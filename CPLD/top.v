==> flow/design.v <==
`default_nettype none
module top(
	input cpld_rst,
	input POR,
	input A12,
	input rw,
	input opreq,
	input wrp,
	input m_io,
	input d_c,
	output   sense,
	input clk,
	inout [7:0] dbus,
	output bus_dir,
	output lvl_shift_enb,
	output reg NES_clk,
	output reg NES_latch,
	input NES_data,
	output reg SPI_csb,
	input SPI_si,
	output reg SPI_sck,
	output reg SPI_so,
	output reg [14:0] VRAM_addr,
	inout [7:0] VRAM_data,
	output reg VRAM_web,
	output VRAM_oeb,
	output reg DISP_stb,
	output DISP_clk,
	output DISP_oeb,
	output reg [3:0] DISP_addr,
	output RAM_ceb,
	output RAM_oeb,
	output RAM_web,
	output A13,
	output A14,
	output LED
);
reg MASTER_RESET = 1;
reg [3:0] reset_pulses = 4'b0001;
reg prev_cpld_rst = 0;
assign RAM_ceb = !m_io || MASTER_RESET;
assign RAM_oeb = !(!rw && m_io);
assign RAM_web = !(rw && m_io && !wrp);
reg [19:0] timer;
reg [7:0] timer2;
reg vram_page;
reg [1:0] lowpage;
reg [1:0] page;
wire nA12 = ~A12;
assign A13 = (A12 & page[0]) | (nA12 & lowpage[0]);
assign A14 = (A12 & page[1]) | (nA12 & lowpage[1]);
reg LED_latch;
assign LED = LED_latch | MASTER_RESET;
reg [7:0] spi_outbuff;
reg [7:0] spi_inbuff;
reg [4:0] spi_step;
wire spi_active = spi_step != 0;
reg [2:0] frame_count = 0;
reg [5:0] column_pos = 0;
reg [3:0] cycle = 0;
reg [5:0] disp_dout;
reg disp_bright = 0;
reg [14:0] write_addr = 0;
reg [7:0] write_data = 0;
reg write_pending = 0;
reg write_busy = 0;
assign sense = write_busy | write_pending | spi_active;
wire [14:0] vram_addr_1 = {3'b000, vram_page, 1'b0, DISP_addr, column_pos};
wire [14:0] vram_addr_2 = {3'b000, vram_page, 1'b1, DISP_addr, column_pos};
wire pix_red = frame_count < VRAM_data[7:5];
wire pix_green = frame_count < VRAM_data[4:2];
wire pix_blue = frame_count[2:1] < VRAM_data[1:0];
assign VRAM_oeb = ~(cycle < 3);
assign VRAM_data = VRAM_oeb ? (write_busy && cycle > 4 ? write_data : {2'b00, disp_dout}) : 8'hzz;
assign DISP_clk = cycle == 4;
assign DISP_oeb = ~(cycle > 4 && column_pos == 0);
wire last_line = column_pos == 6'h3F;
wire [7:0] status = {page, disp_bright, LED_latch, write_busy | write_pending, NES_data, SPI_csb, spi_active};
reg [2:0] io_addr = 0;
reg [7:0] io_readval_d;
always @(*) begin
	case(io_addr)
		default: io_readval_d = status;
		1: io_readval_d = timer2;
		2: io_readval_d = spi_inbuff;
	endcase
end
wire io_read = !m_io && !rw;
wire io_write = !m_io && rw && wrp;
assign bus_dir = io_read;
assign dbus = io_read ? io_readval_d : 8'hzz;
assign lvl_shift_enb = !POR || MASTER_RESET;
always @(posedge clk) begin
	if(!POR) begin
		MASTER_RESET <= 1'b1;
		reset_pulses <= 1'b0001;
	end
	if(MASTER_RESET) begin
		page <= 2'b00;
		lowpage <= 2'b00;
		timer <= 0;
		timer2 <= 0;
		SPI_csb <= 1'b1;
		disp_bright <= 1'b0;
		spi_step <= 0;
		LED_latch <= 1'b0;
		NES_clk <= 1'b0;
		NES_latch <= 1'b0;
		prev_cpld_rst <= cpld_rst;
		if(!prev_cpld_rst && cpld_rst) begin
			reset_pulses <= {reset_pulses[2:0], 1'b0};
			MASTER_RESET <= reset_pulses != 0;
		end
	end else begin
		timer <= timer + 1;
		if(timer == 750000) begin
			timer2 <= timer2 + 1;
			timer <= 0;
		end
		if(io_write) begin
			if(d_c) begin
				case(io_addr)
					0: begin
						page <= dbus[1:0];
						lowpage <= dbus[3:2];
					end
					1: write_addr <= write_addr + dbus;
					2: vram_page <= dbus[0];
					3: begin
						spi_step <= 1;
						spi_outbuff <= dbus;
					end
					4: begin
						SPI_csb <= dbus[0];
						NES_clk <= dbus[1];
						NES_latch <= dbus[2];
						LED_latch <= dbus[4];
						disp_bright <= dbus[5];
					end
					5: begin
						write_addr[7:0] <= dbus;
						io_addr <= 6;
					end
					6: begin
						write_addr[14:8] <= dbus[6:0];
						io_addr <= 7;
					end
					7: begin
						write_data <= dbus;
						write_pending <= 1'b1;
					end
				endcase
			end else begin
				io_addr <= dbus[2:0];
			end
		end
		if(spi_active) begin
			spi_step <= spi_step == 5'b10001 ? 5'h00 : spi_step + 1;
			if(spi_step[0]) begin
				SPI_sck <= 1'b0;
				SPI_so <= spi_outbuff[7];
				spi_outbuff <= {spi_outbuff[6:0], 1'b0};
			end else begin
				SPI_sck <= 1'b1;
				spi_inbuff <= {spi_inbuff[6:0], SPI_si};
			end
		end
		DISP_stb <= 1'b0;
		VRAM_web <= 1'b1;
		cycle <= cycle + 1;
		case(cycle)
			0: begin
				VRAM_addr <= vram_addr_1;
				write_busy <= write_pending;
			end
			1: begin
				VRAM_addr <= vram_addr_2;
				disp_dout[2:0] <= {pix_green, pix_blue, pix_red};
			end
			2: begin
				disp_dout[5:3] <= {pix_green, pix_blue, pix_red};
			end
			4: begin
				column_pos <= column_pos + 1;
				if(last_line || write_busy) begin
					DISP_stb <= last_line;
					cycle <= disp_bright && last_line ? 9 : 13;
					VRAM_addr <= write_addr;
				end else begin
					cycle <= 1'b0;
				end
			end
			13: begin
				if(write_busy) begin
					VRAM_web <= 1'b0;
				end
			end
			15: begin
				write_busy <= 1'b0;
				if(write_busy) begin
					write_addr <= write_addr + 1;
					write_pending <= 1'b0;
				end
				if(column_pos == 0) begin
					DISP_addr <= DISP_addr + 1;
					if(DISP_addr == 4'hF) begin
						frame_count <= frame_count + 1;
					end
				end
			end
		endcase
	end
end
endmodule
[Step by step through the tools: top]
The steps from the RTL of top to its reports follow in flow order.
Line numbers count from 1 in the design file above.
The mark -- stands for no value.
Inputs
  top: top
  clock input: clk
  standard-cell library: sky130hd
  library corner: tt_025C_1v80

[Word-level counts]
Source: Yosys, flattened and elaborated, memories not mapped. Widths are those after wreduce. Registers that Yosys merges into a memory's read port (data or address) are not register bits. Print and check cells do not count. Equal cells are merged and count once.
Operators by class
  muxes and demuxes: 45
  equal/unequal tests: 18
  divide/modulo/power cells: 0
  bitwise gates (word level): 14
  $mul: 0
  order comparisons: 5
  $add $sub $neg: 9
  reduce/logical cells: 48
  shift operators: 0
Operators by type and width (number)
  8-bit 2-to-1 mux: 12
  15-bit case mux with 3-bit select: 1
  8-bit case mux with 2-bit select: 2
  7-bit 2-to-1 mux: 4
  5-bit 2-to-1 mux: 5
  3-bit AND reduction: 8
  20-bit by 1-bit adder with 20-bit output (second input constant): 1
  20-bit == test (second input constant): 1
  4-bit 2-to-1 mux: 5
  15-bit by 1-bit adder with 15-bit output (second input constant): 1
  15-bit by 8-bit adder with 15-bit output: 1
  15-bit 2-to-1 mux: 1
  7-bit case mux with 2-bit select: 1
  2-bit AND reduction: 6
  3-bit == test (second input constant): 4
  4-bit == test (second input constant): 3
  4-bit AND reduction: 3
  1-bit logical AND: 10
  1-bit 2-to-1 mux: 10
  2-bit nonzero test: 4
  4-bit by 1-bit adder with 4-bit output (second input constant): 2
  8-bit by 1-bit adder with 8-bit output (second input constant): 1
  1-bit logical NOT: 7
  3-bit by 2-bit == test with 1-bit output (second input constant): 2
  3-bit less-than comparator: 2
  6-bit by 1-bit adder with 6-bit output (second input constant): 1
  6-bit == test (second input constant): 1
  6-bit logical NOT: 1
Not listed: further kinds 25, cells in them 39.
Bit counts
  memory cells: 0
  register bits after elaboration: 135
  memory bits (writable): 0
  word-level cells: 172
  bits in latches: 0
  clocked read ports x word width: 0
  output and inout port bits: 54
  input port bits: 11
  memory bits (read-only): 0

[Longest topological paths]
Longest topological path by Yosys (ltp), each cell counted once; first at word level (registers and memories cut), then after technology mapping (sequential cells cut; the memories' decode and read muxes count).
Depth
  word-level depth: 9
  ABC_AREA: 0
  gate-level depth with buffers: 12
  depth with buffers taken out: 12

[After synthesis]
Source: synth_stat.txt of the flow (Yosys; design flattened, memories mapped). It holds for the ABC_AREA given above (unset counts as 0); a run with the other value may have another netlist.
The area totals of this step are shown rounded.
Synthesis totals
  sequential area: 0.0036 mm^2
  buffer cells: 24
  flip-flop cells: 135
  cell area after synthesis: 0.0071 mm^2
  cell count: 699
Cell types
  sky130_fd_sc_hd__edfxtp_1: number 88, total area 2.64E+03 um^2
  sky130_fd_sc_hd__dfxtp_1: number 47, total area 940.902 um^2
  sky130_fd_sc_hd__ha_1: number 29, total area 362.848 um^2
  sky130_fd_sc_hd__nand2_1: number 88, total area 330.317 um^2
  sky130_fd_sc_hd__nor2_1: number 68, total area 255.245 um^2
  sky130_fd_sc_hd__xnor2_1: number 21, total area 183.926 um^2
  sky130_fd_sc_hd__xor2_1: number 17, total area 148.893 um^2
  sky130_fd_sc_hd__nand3_1: number 28, total area 140.134 um^2
  sky130_fd_sc_hd__mux2i_1: number 13, total area 130.125 um^2
  sky130_fd_sc_hd__a21oi_1: number 25, total area 125.12 um^2
  sky130_fd_sc_hd__o21ai_0: number 23, total area 115.11 um^2
  sky130_fd_sc_hd__inv_1: number 28, total area 105.101 um^2
  sky130_fd_sc_hd__o211ai_1: number 14, total area 105.101 um^2
  sky130_fd_sc_hd__and4_1: number 9, total area 78.826 um^2
  sky130_fd_sc_hd__and3_1: number 11, total area 68.816 um^2
  sky130_fd_sc_hd__o22ai_1: number 11, total area 68.816 um^2
  sky130_fd_sc_hd__a211oi_1: number 9, total area 67.565 um^2
  sky130_fd_sc_hd__clkbuf_1: number 18, total area 67.565 um^2
Not listed: further types 55, cells in them 152.

[Path before layout]
Path of least setup slack by OpenSTA after synthesis, without wires, with an ideal clock, recovery checks aside; 20% of the period is set as input and as output delay. Where synthesis merged equal registers, the netlist keeps one of their names.
Path post-synthesis
  path type: reg-to-reg
  start point: reg io_addr[1]
  end point: reg write_addr[11]
  path delay: 3.474 ns
  data required time: 3.761 ns
  clock period: 4.03 ns
  time at the first pin: 0.000 ns
  path slack: 0.556 ns
  setup time: 0.269 ns
  stages on the path: 11
  path buffers: 1
  data arrival time: 3.205 ns
  period reached after synthesis: 3.474 ns
"path delay" = arrival - input delay + setup time.
"stages on the path" counts driving pins, that of a launching flip-flop among them; a cell with two outputs on the path counts twice.
"period reached after synthesis" is the clock period less the worst setup slack; recovery checks do not enter. This is arithmetic on one report: input and output delays are still those of the set period (20% each).
The rows between start and end are the longest chain of elaborated cells between them; the timing report does not say that the signal goes this way. Where chains are equally long, one stands for them.
A line is the first line of the expression or statement that the cell stems from. Yosys adds cells for indexed reads and writes and turns some case tables into memories.
At most two assigning lines are given for a register; there are more.
Between the ends, post-synthesis
  cell sequence: sky130_fd_sc_hd__edfxtp_1 > sky130_fd_sc_hd__nand2b_1 > sky130_fd_sc_hd__clkbuf_1 > sky130_fd_sc_hd__a21oi_2 > sky130_fd_sc_hd__a2bb2oi_1 > sky130_fd_sc_hd__ha_1 > sky130_fd_sc_hd__a21oi_1 > sky130_fd_sc_hd__o211ai_1 > sky130_fd_sc_hd__o41ai_1 > sky130_fd_sc_hd__mux2i_1 > sky130_fd_sc_hd__o21ai_0
  cells in the longest elaborated chain: 9
  elaborated cells between the ends (all ways): 11
  classes of those cells: add/sub (1); eq/ne (3); mux (7)
RTL lines, path post-synthesis
  start: declaration: line 79  | reg [2:0] io_addr = 0;
  start: assignment: line 142  | io_addr <= 6;
  start: assignment: line 154  | io_addr <= dbus[2:0];
  3-bit by 2-bit == test with 1-bit output: line 82  | case(io_addr)
  8-bit case mux with 2-bit select: line 82
  8-bit 2-to-1 mux: line 91  | assign dbus = io_read ? io_readval_d : 8'hzz;
  15-bit by 8-bit adder with 15-bit output: line 127  | 1: write_addr <= write_addr + dbus;
  7-bit case mux with 2-bit select: line 122  | case(io_addr)
  7-bit 2-to-1 mux: line 121  | if(d_c) begin
  7-bit 2-to-1 mux: line 120  | if(io_write) begin
  7-bit 2-to-1 mux: line 200  | if(write_busy) begin
  7-bit 2-to-1 mux: line 171  | case(cycle)
  end: assignment: line 145  | write_addr[14:8] <= dbus[6:0];
  end: assignment: line 201  | write_addr <= write_addr + 1;
  end: declaration: line 63  | reg [14:0] write_addr = 0;
Some nets on the timed path still bear RTL names; the line given drives or declares the net.
Named nets, post-synthesis (line)
  dbus[1]: 91

[Worst path after layout]
From the final timing report of job 2: the path of least setup slack in the routed layout; clock arrival at registers is part of the times.
Path post-layout
  path type: reg-to-reg
  start point: reg io_addr[0]
  end point: reg write_addr[10]
  data arrival time: 3.13 ns
  time at the first pin: 0.41 ns
  setup time: 0.25 ns
  stages on the path: 12
  path buffers: 0
  data required time: 3.42 ns
  path slack: 0.29 ns
  clock period: 3.25 ns
The rows between start and end are the longest chain of elaborated cells between them; the timing report does not say that the signal goes this way. Where chains are equally long, one stands for them.
At most two assigning lines are given for a register; there are more.
Between the ends, post-layout
  cell sequence: sky130_fd_sc_hd__edfxtp_1 > sky130_fd_sc_hd__nand2b_4 > sky130_fd_sc_hd__a21oi_4 > sky130_fd_sc_hd__o22a_1 > sky130_fd_sc_hd__inv_2 > sky130_fd_sc_hd__ha_4 > sky130_fd_sc_hd__fa_2 > sky130_fd_sc_hd__a211oi_2 > sky130_fd_sc_hd__o211ai_1 > sky130_fd_sc_hd__nand4_1 > sky130_fd_sc_hd__xnor2_1 > sky130_fd_sc_hd__a221o_1
  cells in the longest elaborated chain: 9
  elaborated cells between the ends (all ways): 11
  classes of those cells: add/sub (1); eq/ne (3); mux (7)
RTL lines, path post-layout
  start: declaration: line 79  | reg [2:0] io_addr = 0;
  start: assignment: line 142  | io_addr <= 6;
  start: assignment: line 154  | io_addr <= dbus[2:0];
  3-bit by 2-bit == test with 1-bit output: line 82  | case(io_addr)
  8-bit case mux with 2-bit select: line 82
  8-bit 2-to-1 mux: line 91  | assign dbus = io_read ? io_readval_d : 8'hzz;
  15-bit by 8-bit adder with 15-bit output: line 127  | 1: write_addr <= write_addr + dbus;
  7-bit case mux with 2-bit select: line 122  | case(io_addr)
  7-bit 2-to-1 mux: line 121  | if(d_c) begin
  7-bit 2-to-1 mux: line 120  | if(io_write) begin
  7-bit 2-to-1 mux: line 200  | if(write_busy) begin
  7-bit 2-to-1 mux: line 171  | case(cycle)
  end: assignment: line 145  | write_addr[14:8] <= dbus[6:0];
  end: assignment: line 201  | write_addr <= write_addr + 1;
  end: declaration: line 63  | reg [14:0] write_addr = 0;

top through Yosys and OpenROAD on sky130hd: 2 stored runs, unordered, with their settings and measured results. The constraints put input and output delay at 20% of the set period each and load the outputs with 0.01 pF.
"achieved clock period": clock period set for the run, less the worst setup slack. It is reckoned from that one timing run; input and output delays stay at 20% of the period that was set.
"worst setup path time": the worst setup path's part of the clock period (all of it between registers, 20% less for each end at a port) less its slack. A launch clock that arrives late makes it longer, a capture clock that arrives late makes it shorter.
"power" is the tool's figure for a default switching activity; nothing was simulated.
Measured values are rounded.

Job 1
==> flow/run.sh <==
#!/bin/bash
# the make line also repeats the synthesis and layout settings of config.mk as NAME=value (left out here)
make -C /OpenROAD-flow-scripts/flow DESIGN_CONFIG=/design/flow/config.mk WORK_HOME=/design/flow/orfs CLKGATE_MAP_FILE= finish
==> flow/config.mk <==
export PLATFORM = sky130hd
export DESIGN_NAME = top
export DESIGN_NICKNAME = top
export VERILOG_FILES = /design/flow/design.v
export SDC_FILE = /design/flow/constraint.sdc
export NUM_CORES = 4
export LEC_CHECK = 0
export CAP_MARGIN = 20
export CELL_PAD_IN_SITES_GLOBAL_PLACEMENT = 3
export CORE_MARGIN = 2
export CORE_UTILIZATION = 52
export GPL_ROUTABILITY_DRIVEN = 0
export GPL_TIMING_DRIVEN = 1
export MIN_ROUTING_LAYER = met2
export PLACE_DENSITY_LB_ADDON = 0.14
export SETUP_SLACK_MARGIN = 0.41
export SLEW_MARGIN = 25
export TNS_END_PERCENT = 60
==> flow/constraint.sdc <==
create_clock -name core_clock -period 2.32 [get_ports {clk}]
set_input_delay 0.4640 -clock core_clock [delete_from_list [all_inputs] [get_ports {clk}]]
set_output_delay 0.4640 -clock core_clock [all_outputs]
set_load 0.01 [all_outputs]

==> results of job 1 <==
did not finish, placement stopped with FLW-0024

Job 2
==> flow/run.sh <==
#!/bin/bash
# the make line also repeats the synthesis and layout settings of config.mk as NAME=value (left out here)
make -C /OpenROAD-flow-scripts/flow DESIGN_CONFIG=/design/flow/config.mk WORK_HOME=/design/flow/orfs CLKGATE_MAP_FILE= finish
==> flow/config.mk <==
export PLATFORM = sky130hd
export DESIGN_NAME = top
export DESIGN_NICKNAME = top
export VERILOG_FILES = /design/flow/design.v
export SDC_FILE = /design/flow/constraint.sdc
export NUM_CORES = 4
export LEC_CHECK = 0
export CAP_MARGIN = 20
export CELL_PAD_IN_SITES_DETAIL_PLACEMENT = 0
export CORE_ASPECT_RATIO = 1.37
export CORE_MARGIN = 2
export CORE_UTILIZATION = 44
export CTS_CLUSTER_SIZE = 41
export MAX_ROUTING_LAYER = met4
export SETUP_SLACK_MARGIN = 0.39
export SLEW_MARGIN = 20
==> flow/constraint.sdc <==
create_clock -name core_clock -period 3.25 [get_ports {clk}]
set_input_delay 0.6500 -clock core_clock [delete_from_list [all_inputs] [get_ports {clk}]]
set_output_delay 0.6500 -clock core_clock [all_outputs]
set_load 0.01 [all_outputs]

==> results of job 2 <==
chip area after synthesis (Yosys): 0.0071 mm^2
die area: 0.017 mm^2
standard-cell area of the final layout: 0.009 mm^2
utilization: 57 %
worst setup slack after layout: 0.29 ns
worst hold slack: 0.32 ns
power: 4500 uW
achieved clock period: 2.960 ns
worst setup path time: 2.96 ns
worst setup path kind: reg-to-reg
